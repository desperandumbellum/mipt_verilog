==> flow/design.v <==
`timescale 1ns / 1ps
module AR_RXD (input Inp1,			output reg [7:0] sr_adr = 0,
					input Inp0,			output reg [22:0] sr_dat = 0,
					input clk,  		output reg ce_wr = 0, 
					input [1:0] Nvel, output wire res,
											output reg [5:0]cb_bit = 0,
											output reg FT_cp = 0,
											output wire ce_tact, 
											output wire ok_rx,
											output wire T_cp,
											output reg[15:0]cb_res = 0
											);
	parameter scale_const = 100000000;  
	parameter V1Mb=1000000 ;  
	parameter V100kb=100000 ;  
	parameter V50kb= 50000 ;  
	parameter V12_5kb=12500 ;  
	wire[11:0] bound = 	(Nvel [1:0]==3)? 	(scale_const/(V1Mb)) :  
								(Nvel [1:0]==2)? 	(scale_const/(V100kb)) :  
								(Nvel [1:0]==1)? 	(scale_const/(V50kb)) :  
														(scale_const/(V12_5kb));  
	assign T_cp = (cb_bit == 31);
	reg t_Inp = 0;
	reg t_Inp1 = 0;
	wire Inp = Inp1|Inp0;
	assign ce_tact = (t_Inp & !Inp);  
	assign ok_rx = T_cp & FT_cp;
	assign res = (cb_res == bound);
	always @(posedge clk) begin
		t_Inp <= Inp;
		t_Inp1 <= Inp1;
		cb_res <= (res | ce_tact) ? 0 : !Inp ? cb_res + 1 : cb_res;
		ce_wr <= (cb_bit == 0) ? 0 : ok_rx;
		cb_bit <= res ? 0 : ce_tact ? cb_bit + 1 : cb_bit;
		FT_cp <= res ? 0 : (Inp1 & !t_Inp1) ? !FT_cp : FT_cp;
		sr_adr <= (ce_tact & (cb_bit == 0)) ? t_Inp1 : (ce_tact & (cb_bit < 8)) ? ((sr_adr << 1)| t_Inp1) : sr_adr;
		sr_dat <= ce_tact ? (cb_bit == 0) ? 0 : ((cb_bit > 7) & (cb_bit < 31)) ? ((sr_dat >> 1)|(t_Inp1 << 22)) : sr_dat : sr_dat;
	end
endmodule
-- From RTL to reports: AR_RXD
Tool output for the design above, in the order of the flow.
Lines are those of the file above, counted from 1.
Operators carry their Yosys type and port widths (W data, S select, Z words).
A cell with -- has no value.
- top module: AR_RXD
- clock input: clk
- standard-cell library: sky130hd
- timing corner: tt_025C_1v80

-- Word level
Source: Yosys, flattened and elaborated, memories not mapped. Widths are those after wreduce. Registers that Yosys merges into a memory's read port (data or address) are not register bits. Print and check cells do not count. Equal cells are merged and count once.
- noted add/subtract/negate cells: 2
- noted order comparisons: 3
- equality and inequality tests: 5
- multiplexer cells: 6
- bitwise gates (word level) at 10
- reduce/logical cells: 7
- operators with widths (cell ; count):
    $mux W12 ; 3
    $or A22 B23 Y23 ; 1
    $mux W23 ; 1
    $add A16 B1 Y16 const B ; 1
    $eq A16 B12 Y1 ; 1
    $or A8 B1 Y8 ; 1
    $mux W8 ; 1
    $and A1 B1 Y1 ; 6
    $add A6 B1 Y6 const B ; 1
    $gt A6 B3 Y1 const B ; 1
    $lt A6 B4 Y1 const B ; 1
    $lt A6 B5 Y1 const B ; 1
    $eq A6 B5 Y1 const B ; 1
    $logic_not A6 Y1 ; 1
    $eq A2 B2 Y1 const B ; 2
    $reduce_bool A2 Y1 ; 2
    $logic_not A1 Y1 ; 3
    $or A1 B1 Y1 ; 2
    $eq A2 B1 Y1 const B ; 1
    $reduce_and A2 Y1 ; 1
    $mux W1 ; 1
- noted register bits after elaboration: 57
- bits of input ports at 5
- noted output and inout port bits: 59
- noted word-level cells: 42

-- Longest topological paths
Yosys ltp: most cells in a row. Word level: on the elaborated netlist, between registers, memories and ports. Mapped: between sequential cells and ports; inverters and the memories' decode and read muxes count.
- noted word-level depth: 6
- noted ABC_AREA: 0
- mapped depth at 7
- noted gate-level depth less buffers: 6

-- Mapped cells and area
Yosys stat after the flow's synthesis: flattened, memories mapped to cells. It holds for the ABC_AREA given above (unset counts as 0); a run with the other value may have another netlist.
- cell types (cell type ; count ; area in all (µm²)):
    sky130_fd_sc_hd__edfxtp_1 ; 24 ; 720.691
    sky130_fd_sc_hd__dfxtp_1 ; 33 ; 660.634
    sky130_fd_sc_hd__and2_1 ; 26 ; 162.656
    sky130_fd_sc_hd__ha_1 ; 8 ; 100.096
    sky130_fd_sc_hd__nand2_1 ; 24 ; 90.086
    sky130_fd_sc_hd__xnor2_1 ; 10 ; 87.584
    sky130_fd_sc_hd__nor2_1 ; 22 ; 82.579
    sky130_fd_sc_hd__xor2_1 ; 9 ; 78.826
    sky130_fd_sc_hd__o21ai_0 ; 13 ; 65.062
    sky130_fd_sc_hd__nand4_1 ; 7 ; 43.792
    sky130_fd_sc_hd__a21oi_1 ; 8 ; 40.038
    sky130_fd_sc_hd__nand3_1 ; 7 ; 35.034
    sky130_fd_sc_hd__clkbuf_1 ; 9 ; 33.782
    sky130_fd_sc_hd__inv_1 ; 9 ; 33.782
    sky130_fd_sc_hd__and4bb_2 ; 2 ; 25.024
    sky130_fd_sc_hd__buf_6 ; 2 ; 22.522
    sky130_fd_sc_hd__nor3_1 ; 4 ; 20.019
    sky130_fd_sc_hd__nor4_1 ; 3 ; 18.768
Other cell types: 20; their cells: 25.
- mapped cells: 245
- noted mapped area: 2522.4 µm²
- sequential area: 1381.3 µm²
- flip-flop cells: 57
- noted buffer cells: 13

-- Worst setup path after synthesis
OpenSTA on the mapped netlist: ideal clock, no wires. The path of least setup slack (recovery checks aside). Input and output delay are each 20% of the period. Register names are those of the netlist, which keeps one name where synthesis merged equal registers.
- path type: in2reg
- from: input port Inp1
- to: register sr_dat[0]
- noted clock period: 11.9 ns
- external input delay: 2.380 ns
- setup time: 0.529 ns
- time at the first pin at 2.380 ns
- data arrival time at 6.650 ns
- required time at 11.371 ns
- path slack at 4.721 ns
- delay of the path: 4.799 ns
- driving pins on the path: 3
- path buffers at 1
- synthesis period reached at 7.179 ns
"delay of the path" is the arrival time less input delay plus setup time.
"driving pins on the path": output pins that drive a net of the path, with the launching flip-flop's if there is one; two outputs of one cell count as two.
"synthesis period reached" = period - worst setup slack (recovery checks aside). The figure is calculated, with input and output delays left at 20% of the set period.
The rows between start and end are the longest chain of elaborated cells between them; the timing report does not say that the signal goes this way. Where chains are equally long, one stands for them.
Each line given opens the expression or statement behind the cell; cells for indexed reads and writes are added by Yosys, which also makes memories of some case tables.
- cells stage by stage: sky130_fd_sc_hd__or3b_1 sky130_fd_sc_hd__clkbuf_1 sky130_fd_sc_hd__a2111oi_0
- length of the longest elaborated chain: 4
- noted elaborated cells between the ends (all ways): 4
- classes of those cells: logic (2); reduce/logical (2)
- ends and longest elaborated chain, after synthesis (element ; RTL line ; source):
    from (decl) ; 2 ; module AR_RXD (input Inp1, output reg [7:0] sr_adr = 0,
    $or A1 B1 Y1 ; 25 ; wire Inp = Inp1|Inp0;
    $logic_not A1 Y1 ; 26 ; assign ce_tact = (t_Inp & !Inp);
    $and A1 B1 Y1 ; 26 ;
    $reduce_and A2 Y1 ; -- ;
    to (assign) ; 37 ; sr_dat <= ce_tact ? (cb_bit == 0) ? 0 : ((cb_bit > 7) & (cb_bit < 31)) ? ((sr_dat >> 1)|(t_Inp1 << 22)) : sr_d ...
    to (decl) ; 3 ; input Inp0, output reg [22:0] sr_dat = 0,

-- Path in the finished layout
Path of least setup slack in the final report of record 1 (OpenROAD, finished layout, wires in). Where an end is a register, its clock arrival counts in the times.
- path type: in2out
- from: input port Nvel[1]
- to: output port res
- noted clock period: 6.51 ns
- external input delay: 1.30 ns
- external output delay: 1.30 ns
- time at the first pin at 1.30 ns
- data arrival time at 3.59 ns
- required time at 5.21 ns
- path slack at 1.62 ns
- driving pins on the path: 7
- path buffers at 3
The rows between start and end are the longest chain of elaborated cells between them; the timing report does not say that the signal goes this way. Where chains are equally long, one stands for them.
- cells stage by stage: sky130_fd_sc_hd__clkdlybuf4s50_1 sky130_fd_sc_hd__ha_1 sky130_fd_sc_hd__nor4bb_1 sky130_fd_sc_hd__o2111ai_1 sky130_fd_sc_hd__nor4_2 sky130_fd_sc_hd__buf_4 sky130_fd_sc_hd__clkdlybuf4s50_1
- length of the longest elaborated chain: 5
- noted elaborated cells between the ends (all ways): 7
- RTL lines with such cells: 4
- classes of those cells: eq/ne (4); mux (3)
- ends and longest elaborated chain, after layout (element ; RTL line ; source):
    from (decl) ; 5 ; input [1:0] Nvel, output wire res,
    $eq A2 B1 Y1 ; 20 ; (Nvel [1:0]==1)? (scale_const/(V50kb)) :
    $mux W12 ; 20 ;
    $mux W12 ; 19 ; (Nvel [1:0]==2)? (scale_const/(V100kb)) :
    $mux W12 ; 18 ; wire[11:0] bound = (Nvel [1:0]==3)? (scale_const/(V1Mb)) :
    $eq A16 B12 Y1 ; 28 ; assign res = (cb_res == bound);
    to (decl) ; 5 ;

Measured results for AR_RXD: 2 stored runs of the Yosys and OpenROAD flow on sky130hd. The settings differ; the order carries no meaning. The constraints put input and output delay at 20% of the set period each and load the outputs with 0.01 pF.
"worst path time" = time allowed to the worst setup path (clock period - input delay - output delay, where it has them) - its slack; a late launch clock adds to it, a late capture clock takes from it.

Record 1
Settings were period_ns = 6.51; CORE_UTILIZATION = 55; CAP_MARGIN = 20; CORE_MARGIN = 2; SLEW_MARGIN = 20
- Yosys chip area after synthesis: 2522.4 µm²
- die size: 5143.8 µm²
- final utilization: 77.3%
- setup slack of the critical path at 1.617 ns
- noted the worst-case hold slack: 0.452 ns
- worst path time: 2.29 ns
- worst path kind: in2out

Record 2
Settings were period_ns = 8.02; CORE_UTILIZATION = 67; SETUP_SLACK_MARGIN = 2.17; PLACE_DENSITY_LB_ADDON = 0.03; CORE_ASPECT_RATIO = 0.76; TNS_END_PERCENT = 70; ABC_AREA = 0; CTS_CLUSTER_DIAMETER = 215; MAX_ROUTING_LAYER = met4; CAP_MARGIN = 20; CORE_MARGIN = 2; SLEW_MARGIN = 20
- Yosys chip area after synthesis: 2522.4 µm²
- die size: 4276.1 µm²
- final utilization: 93.0%
- setup slack of the critical path at 2.359 ns
- noted the worst-case hold slack: 0.497 ns
- worst path time: 2.45 ns
- worst path kind: in2out
