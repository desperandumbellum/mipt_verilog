==> flow/design.v <==
`timescale 1ns / 1ps
module AR_TXD (	input clk,			output wire ce_tact,  
						input [1:0] Nvel,	output wire TXD1,  
						input [7:0] ADR,	output wire TXD0,  
						input [22:0]DAT,	output wire SLP, 
						input st,			output reg en_tx =0,  
												output wire T_cp,  
												output reg FT_cp=0,  
												output wire SDAT,  
												output reg QM=0,  
												output reg[5:0]cb_bit=0,  
												output reg en_tx_word=0,
												output wire start);  
	parameter Fclk=50000000 ;  
	parameter V1Mb=1000000 ;  
	parameter V100kb=100000 ;  
	parameter V50kb= 50000 ;  
	parameter V12_5kb=12500 ;  
	wire [10:0]AR_Nt = 	(Nvel [1:0]==3)? 	(Fclk/(2*V1Mb)) :  
								(Nvel [1:0]==2)? 	(Fclk/(2*V100kb)) :  
								(Nvel [1:0]==1)? 	(Fclk/(2*V50kb)) :  
														(Fclk/(2*V12_5kb));  
	reg [10:0]cb_ce=0 ;  
	reg [ 7:0]sr_adr=0 ;  
	reg [22:0]sr_dat=0 ;  
	wire ce = (cb_ce==AR_Nt);  
	assign ce_tact = ce & QM ;  
	assign T_cp = (cb_bit==31) ;  
	wire T_adr_dat = en_tx & !T_cp ;  
	wire ce_end_word = (cb_bit==35) & ce_tact ;  
	assign SDAT = sr_adr[7] | (T_cp & FT_cp) ;  
	assign TXD1 = en_tx & QM & SDAT ;  
	assign TXD0 = en_tx & QM & !SDAT ;  
	assign SLP = (Nvel ==0) ;  
	assign start = st & !en_tx_word ;  
	always @ (posedge clk) begin
		cb_ce <= (start | ce)? 1 : cb_ce+1 ;
		QM <= start? 0 : (en_tx_word & ce)? !QM : QM ;  
		cb_bit <= start? 0 : (en_tx_word & ce_tact)? cb_bit+1 : cb_bit ;  
		en_tx_word <= start? 1 : ce_end_word? 0 : en_tx_word ;  
		en_tx <= start? 1 : (T_cp & ce_tact)? 0 : en_tx;  
		FT_cp <= start? 1 : (sr_adr[7] & ce_tact & T_adr_dat)? !FT_cp : FT_cp ;  
		sr_adr <= start? ADR : (ce_tact & en_tx)? sr_adr <<1 | sr_dat[0] : sr_adr ;  
		sr_dat <= start? DAT : (ce_tact & en_tx)? sr_dat >>1 : sr_dat ;  
	end
endmodule
* From RTL to reports: AR_TXD
What the tools print for AR_TXD, step after step.
Line numbers count from 1 in the design file above.
Operators carry their Yosys type and port widths (W data, S select, Z words).
Library cell names are shortened.
Not given: --
- Top module :: AR_TXD
- Clock input :: clk
- Cell library :: sky130hd
- Corner :: tt_025C_1v80

* Elaborated design
Source: Yosys, flattened and elaborated, memories not mapped. Widths are those after wreduce. Registers that Yosys merges into a memory's read port (data or address) are not register bits. Print and check cells do not count. Equal cells are merged and count once.
- Bits of input ports :: 35
- Elaborated cells :: 47
- Flip-flop bits (word level) :: 52
- Output and inout bits :: 17
- Muxes and demuxes :: 7
- Equality and inequality tests :: 6
- Add/sub/neg operators :: 2
- Reduce/logical cells :: 7
- Bitwise operators :: 17
** Operators with widths (count)
- $mux W23 :: 2
- $mux W11 :: 3
- $mux W8 :: 2
- $and A1 B1 Y1 :: 14
- $add A11 B1 Y11 const B :: 1
- $eq A11 B11 Y1 :: 1
- $or A8 B1 Y8 :: 1
- $add A6 B1 Y6 const B :: 1
- $eq A6 B5 Y1 const B :: 1
- $eq A6 B6 Y1 const B :: 1
- $logic_not A1 Y1 :: 5
- $eq A2 B2 Y1 const B :: 2
- $or A1 B1 Y1 :: 2
- $eq A2 B1 Y1 const B :: 1
- $logic_not A2 Y1 :: 1
- $reduce_bool A2 Y1 :: 1

* Logic depth
Longest topological path by Yosys (ltp), each cell counted once; first at word level (registers and memories cut), then after technology mapping (sequential cells cut; the memories' decode and read muxes count).
- Depth after elaboration :: 9
- ABC_AREA :: 0
- Gate-level depth with buffers :: 8

* Mapped cells and area
The flow's flattened synthesis, as Yosys stat reports it; memories are mapped. The netlist is that of the ABC_AREA named above (0 if unset); the other value can give another one.
Totals and module areas in this step are rounded.
** Cell types
- edfxtp_1 :: count 31, total area 930.893 um2
- dfxtp_1 :: count 21, total area 420.403 um2
- mux2_2 :: count 31, total area 349.085 um2
- ha_1 :: count 7, total area 87.584 um2
- xnor2_1 :: count 9, total area 78.826 um2
- nor4_4 :: count 3, total area 63.811 um2
- nor2_1 :: count 15, total area 56.304 um2
- nand2_1 :: count 14, total area 52.55 um2
- nor3b_1 :: count 7, total area 52.55 um2
- xor2_1 :: count 5, total area 43.792 um2
- nand3_1 :: count 7, total area 35.034 um2
- buf_2 :: count 6, total area 30.029 um2
- and3_1 :: count 4, total area 25.024 um2
- a21o_1 :: count 3, total area 22.522 um2
- nand4_4 :: count 1, total area 21.27 um2
- mux2i_1 :: count 2, total area 20.019 um2
- nor2b_1 :: count 3, total area 18.768 um2
- nand4b_1 :: count 2, total area 17.517 um2
Not listed: further types 27, cells in them 35.
- Mapped area :: 2580 um2
- Buffers :: 9
- Cells in the netlist :: 206
- Area of sequential cells :: 1350 um2
- Flip-flop cells :: 52

* Path before layout
Source: OpenSTA report_checks on the synthesized netlist (no wires, ideal clock, input and output delay 20% of the period each), path of least setup slack; recovery checks are left aside. Register names are those of the netlist, which keeps one name where synthesis merged equal registers.
- Path kind :: input to register
- Start point :: input Nvel[0]
- End point :: register sr_adr[0]
- Data arrival time :: 2183 ps
- Setup slack :: -9 ps
- Library setup time :: 376 ps
- Clock period :: 2550 ps
- Stages :: 6
- Input delay :: 510 ps
- Delay of the path :: 2049 ps
- Required time :: 2174 ps
- Synthesis period reached :: 2559 ps
"delay of the path" is the arrival time less input delay plus setup time.
"stages" counts driving pins, that of a launching flip-flop among them; a cell with two outputs on the path counts twice.
"synthesis period reached" is the clock period less the worst setup slack; recovery checks do not enter. This is arithmetic on one report: input and output delays are still those of the set period (20% each).
Between the ends stands the longest chain of elaborated cells between them, by number of cells; it is not shown to be the way that was timed. Of several equally long chains one is given.
A line is the first line of the expression or statement that the cell stems from. Yosys adds cells for indexed reads and writes and turns some case tables into memories.
The path ends at the enable pin of a flip-flop; only ways to that pin are counted.
- Cells stage by stage :: inv_1 ha_1 xnor2_1 o21ai_4 nor4_4 a31o_2
- Length of the longest elaborated chain :: 8
** RTL lines, path after synthesis
- from (decl) :: line 3 : input [1:0] Nvel, output wire TXD1,
- $eq A2 B1 Y1 :: line 21 : (Nvel [1:0]==1)? (Fclk/(2*V50kb)) :
- $mux W11 :: line 21
- $mux W11 :: line 20 : (Nvel [1:0]==2)? (Fclk/(2*V100kb)) :
- $mux W11 :: line 19 : wire [10:0]AR_Nt = (Nvel [1:0]==3)? (Fclk/(2*V1Mb)) :
- $eq A11 B11 Y1 :: line 26 : wire ce = (cb_ce==AR_Nt);
- $and A1 B1 Y1 :: line 27 : assign ce_tact = ce & QM ;
- $and A1 B1 Y1 :: line 43 : sr_adr <= start? ADR : (ce_tact & en_tx)? sr_adr <<1 | sr_dat[0] : sr_adr ;
- $reduce_bool A2 Y1
- to (assign) :: line 43
- to (decl) :: line 24 : reg [ 7:0]sr_adr=0 ;

* Worst path after layout
From the final timing report of run A: the path of least setup slack in the routed layout; clock arrival at registers is part of the times.
The report prints the path's times to 10 ps; the period is as set.
- Path kind :: input to output
- Start point :: input Nvel[0]
- End point :: output ce_tact
- Stages :: 7
- Input delay :: 510 ps
- Setup slack :: -130 ps
- External output delay :: 510 ps
- Data arrival time :: 2180 ps
- Clock period :: 2570 ps
- Required time :: 2060 ps
Between the ends stands the longest chain of elaborated cells between them, by number of cells; it is not shown to be the way that was timed. Of several equally long chains one is given.
- Cells stage by stage :: clkdlybuf4s50_1 inv_1 ha_1 xnor2_2 nand3_2 nor4_4 buf_2
- Length of the longest elaborated chain :: 6
** RTL lines, path after layout
- from (decl) :: line 3 : input [1:0] Nvel, output wire TXD1,
- $eq A2 B1 Y1 :: line 21 : (Nvel [1:0]==1)? (Fclk/(2*V50kb)) :
- $mux W11 :: line 21
- $mux W11 :: line 20 : (Nvel [1:0]==2)? (Fclk/(2*V100kb)) :
- $mux W11 :: line 19 : wire [10:0]AR_Nt = (Nvel [1:0]==3)? (Fclk/(2*V1Mb)) :
- $eq A11 B11 Y1 :: line 26 : wire ce = (cb_ce==AR_Nt);
- $and A1 B1 Y1 :: line 27 : assign ce_tact = ce & QM ;
- to (decl) :: line 2 : module AR_TXD ( input clk, output wire ce_tact,

2 stored runs of AR_TXD in the flow (synthesis by Yosys, layout by OpenROAD, sky130hd cells), in arbitrary order. Constraints: input delay and output delay 20% of the set period each, output load 0.01 pF.
"clock period achieved" = clock period - worst setup slack. The figure is calculated, with input and output delays left at 20% of the set period.
"critical setup path time": the worst setup path's part of the clock period (all of it between registers, 20% less for each end at a port) less its slack. A launch clock that arrives late makes it longer, a capture clock that arrives late makes it shorter.
"power consumption": no workload was simulated; the value follows from the tool's default switching activity.
"critical setup path time" is known to 10 ps.
The results are shown rounded.

* Run A
** Files
==> flow/run.sh <==
#!/bin/bash
# the make line also repeats the synthesis and layout settings of config.mk as NAME=value (left out here)
make -C /OpenROAD-flow-scripts/flow DESIGN_CONFIG=/design/flow/config.mk WORK_HOME=/design/flow/orfs CLKGATE_MAP_FILE= finish
==> flow/config.mk <==
export PLATFORM = sky130hd
export DESIGN_NAME = AR_TXD
export DESIGN_NICKNAME = AR_TXD
export VERILOG_FILES = /design/flow/design.v
export SDC_FILE = /design/flow/constraint.sdc
export NUM_CORES = 4
export LEC_CHECK = 0
export CAP_MARGIN = 20
export CELL_PAD_IN_SITES_DETAIL_PLACEMENT = 0
export CELL_PAD_IN_SITES_GLOBAL_PLACEMENT = 3
export CORE_MARGIN = 2
export CORE_UTILIZATION = 34
export CTS_CLUSTER_DIAMETER = 256
export CTS_CLUSTER_SIZE = 99
export GPL_ROUTABILITY_DRIVEN = 1
export GPL_TIMING_DRIVEN = 1
export MIN_ROUTING_LAYER = met1
export PLACE_DENSITY = 0.88
export SETUP_SLACK_MARGIN = -0.24
export SLEW_MARGIN = 40
export TNS_END_PERCENT = 40
==> flow/constraint.sdc <==
create_clock -name core_clock -period 2.57 [get_ports {clk}]
set_input_delay 0.5140 -clock core_clock [delete_from_list [all_inputs] [get_ports {clk}]]
set_output_delay 0.5140 -clock core_clock [all_outputs]
set_load 0.01 [all_outputs]
** Results
- Standard-cell area after layout :: 3500 um2
- Post-route setup TNS :: -163 ps
- Critical setup path time :: 1670 ps
- Critical path kind :: input to output
- Full die area :: 8300 um2
- Clock period achieved :: 2699 ps
- Power consumption :: 2030 µW
- Synthesized cell area :: 2580 um2
- Utilization after routing :: 0.481
- Lowest setup slack :: -129 ps
- Worst hold slack after layout :: 501 ps

* Run B
** Files
==> flow/run.sh <==
#!/bin/bash
# the make line also repeats the synthesis and layout settings of config.mk as NAME=value (left out here)
make -C /OpenROAD-flow-scripts/flow DESIGN_CONFIG=/design/flow/config.mk WORK_HOME=/design/flow/orfs CLKGATE_MAP_FILE= finish
==> flow/config.mk <==
export PLATFORM = sky130hd
export DESIGN_NAME = AR_TXD
export DESIGN_NICKNAME = AR_TXD
export VERILOG_FILES = /design/flow/design.v
export SDC_FILE = /design/flow/constraint.sdc
export NUM_CORES = 4
export LEC_CHECK = 0
export CAP_MARGIN = 20
export CORE_MARGIN = 2
export CORE_UTILIZATION = 40
export SLEW_MARGIN = 20
==> flow/constraint.sdc <==
create_clock -name core_clock -period 1.75 [get_ports {clk}]
set_input_delay 0.3500 -clock core_clock [delete_from_list [all_inputs] [get_ports {clk}]]
set_output_delay 0.3500 -clock core_clock [all_outputs]
set_load 0.01 [all_outputs]
** Results
- Full die area :: 7100 um2
- Standard-cell area after layout :: 4040 um2
- Critical setup path time :: 1630 ps
- Critical path kind :: input to register
- Utilization after routing :: 0.643
- Power consumption :: 3310 µW
- Lowest setup slack :: -230 ps
- Clock period achieved :: 1980 ps
- Worst hold slack after layout :: 552 ps
- Post-route setup TNS :: -6380 ps
- Synthesized cell area :: 2580 um2
