==> flow/design.v <==
`timescale 1ns / 1ps
module UTXD1B( input clk, 		output wire UTXD, 				 
					input[7:0]dat, output wire ce_tact, 			 
					input st, 		output reg en_tx_byte = 0, 	 
										output reg [3:0] cb_bit = 0, 	 
										output wire T_start, 			 
										output wire T_dat, 				 
										output wire T_stop, 				 
										output wire ce_stop, 			 
										output reg [15:0]cb_tact = 0,
										output reg [7:0] sr_dat=0 ); 	 
	parameter Fclk = 50000000 ; 	 
	parameter VEL = 57600 ; 		 
	parameter Nt = Fclk/VEL ; 		 
	assign ce_tact = (cb_tact==Nt) ; 						 
	assign T_start = ((cb_bit==0) & en_tx_byte) ; 		 
	assign T_dat = (cb_bit<9) & (cb_bit>0); 				 
	assign T_stop = ((cb_bit==9) & en_tx_byte); 			 
	assign ce_stop = T_stop & ce_tact ;						 
	assign UTXD = T_start? 0 : T_dat? sr_dat[0] : 1 ; 	 
	wire start = st & !en_tx_byte ;  
	always @ (posedge clk) begin
		cb_tact <= (start | ce_tact)? 1 : cb_tact+1 ; 	 
		en_tx_byte <= st? 1 : ce_stop? 0 : en_tx_byte;
		cb_bit <= start? 0 : (ce_tact & en_tx_byte)? cb_bit+1 : cb_bit ;
		sr_dat <= (T_start & ce_tact)? dat : (T_dat & ce_tact)? sr_dat>>1 : sr_dat ;  
	end
endmodule
* Reports on UTXD1B
Tool output for the design above, in the order of the flow. Line numbers count from 1 in the design file above. Operators carry their Yosys type and port widths (W data, S select, Z words). Library cell names are shortened. A cell with - has no value.
Set-up: design top UTXD1B, clock clk, standard-cell library sky130hd, corner tt_025C_1v80

* After elaboration
Source: Yosys, flattened and elaborated, memories not mapped. Widths are those after wreduce. Registers that Yosys merges into a memory's read port (data or address) are not register bits. Print and check cells do not count. Equal cells are merged and count once.
Cells by class: $lt $le $gt $ge 2, shift-type cells 0, multiplexer cells 4, add/subtract/negate cells 2, multipliers 0, eq/ne operators 2, bitwise logic cells 9, div/mod/pow operators 0, reduce/logical cells 3
Operator list (count):
- $add A16 B1 Y16 const B | 1
- $eq A16 B10 Y1 const B | 1
- $mux W8 | 2
- $and A1 B1 Y1 | 8
- $add A4 B1 Y4 const B | 1
- $gt A4 B1 Y1 const B | 1
- $lt A4 B4 Y1 const B | 1
- $eq A4 B4 Y1 const B | 1
- $logic_not A4 Y1 | 1
- $reduce_bool A2 Y1 | 1
- $mux W1 | 2
- $or A1 B1 Y1 | 1
- $logic_not A1 Y1 | 1
Bit counts: clocked read ports x word width 0, input bits 10, bits in writable memories 0, memory cells 0, bits in registers 29, bits in latches 0, output and inout port bits 35, ROM bits 0, word-level cells 26

* Logic depth
Depth = most cells in a row (Yosys ltp): at word level without a register or memory, in the mapped netlist without a sequential cell, where the memories' decode and read muxes count.
Logic depth: depth in word-level cells 5, ABC_AREA 0, mapped depth 7, gate-level depth less buffers 7

* Netlist
Source: synth_stat.txt of the flow (Yosys; design flattened, memories mapped). It holds for the ABC_AREA given above (unset counts as 0); a run with the other value may have another netlist.
Synthesis totals: cell area after synthesis 0.0014514 mm^2, area of sequential cells 0.0006606 mm^2, cells in the netlist 146, buffer cells 4, flip-flop cells 29
Cell types:
- dfxtp_1 | count 21, total area 420.403 um^2
- edfxtp_1 | count 8, total area 240.23 um^2
- xnor2_1 | count 12, total area 105.101 um^2
- nor2_1 | count 21, total area 78.826 um^2
- mux2_2 | count 6, total area 67.565 um^2
- ha_1 | count 5, total area 62.56 um^2
- nand3_1 | count 10, total area 50.048 um^2
- nand4_1 | count 6, total area 37.536 um^2
- xor2_1 | count 4, total area 35.034 um^2
- inv_1 | count 9, total area 33.782 um^2
- nand4b_1 | count 3, total area 26.275 um^2
- nor3_1 | count 5, total area 25.024 um^2
- nor4_1 | count 4, total area 25.024 um^2
- nor4_4 | count 1, total area 21.27 um^2
- nand2_1 | count 5, total area 18.768 um^2
- nand2b_1 | count 3, total area 18.768 um^2
- nor3b_4 | count 1, total area 18.768 um^2
- and4_1 | count 2, total area 17.517 um^2
Other cell types: 16; their cells: 20.

* Path before layout
Path of least setup slack by OpenSTA after synthesis, without wires, with an ideal clock, recovery checks aside; 20% of the period is set as input and as output delay. Where synthesis merged equal registers, the netlist keeps one of their names.
Timing path after synthesis: kind reg-to-reg, start reg cb_tact[14], end reg sr_dat[6], path delay 1982 ps, clock period 2300 ps, buffers on the path 0, driving pins on the path 5, library setup time 260 ps, setup slack 318 ps, arrival time 1722 ps, time at the first pin 0 ps, required time 2040 ps, period reached after synthesis 1982 ps
"path delay" = arrival - input delay + setup time. "driving pins on the path" counts driving pins, that of a launching flip-flop among them; a cell with two outputs on the path counts twice. "period reached after synthesis" = period - worst setup slack (recovery checks aside). The figure is calculated, with input and output delays left at 20% of the set period. Between the ends stands the longest chain of elaborated cells between them, by number of cells; it is not shown to be the way that was timed. Of several equally long chains one is given. Each line given opens the expression or statement behind the cell; cells for indexed reads and writes are added by Yosys, which also makes memories of some case tables. The path ends at the data pin of a flip-flop with enable; ways to the enable are not counted.
On the way, after synthesis: cells stage by stage dfxtp_1 -> or4_4 -> nor4_4 -> nand2_4 -> mux2_4, cells in the longest elaborated chain 4
Ends and longest elaborated chain, after synthesis:
- start: declaration | RTL line 10 | output reg [15:0]cb_tact = 0,
- start: assignment | RTL line 23 | cb_tact <= (start | ce_tact)? 1 : cb_tact+1 ;
- $eq A16 B10 Y1 | RTL line 15 | assign ce_tact = (cb_tact==Nt) ;
- $and A1 B1 Y1 | RTL line 26 | sr_dat <= (T_start & ce_tact)? dat : (T_dat & ce_tact)? sr_dat>>1 : sr_dat ;
- $mux W8 (2 in a row) | RTL line 26
- end: assignment | RTL line 26
- end: declaration | RTL line 11 | output reg [7:0] sr_dat=0 );

Add stored flow runs of UTXD1B

Settings of 2 stored flow runs for module UTXD1B (sky130hd), not sorted in any way. The constraints put input and output delay at 20% of the set period each and load the outputs with 0.01 pF.

* Run 1 | settings: period_ns 1.95; CORE_UTILIZATION 60; SETUP_SLACK_MARGIN 0.48; PLACE_DENSITY_LB_ADDON 0.28; CORE_MARGIN 3; CELL_PAD_IN_SITES_GLOBAL_PLACEMENT 1; ABC_AREA 0; CTS_CLUSTER_DIAMETER 97; MIN_ROUTING_LAYER met2; CAP_MARGIN 20; SLEW_MARGIN 20 | no results, placement failed with FLW-0024
* Run 2 | settings: period_ns 3.3; CORE_UTILIZATION 70; SETUP_SLACK_MARGIN 0.21; PLACE_DENSITY_LB_ADDON 0.16; CORE_MARGIN 8; CELL_PAD_IN_SITES_GLOBAL_PLACEMENT 1; CTS_CLUSTER_SIZE 53; CAP_MARGIN 5; SLEW_MARGIN 20 | no results, placement failed with FLW-0024
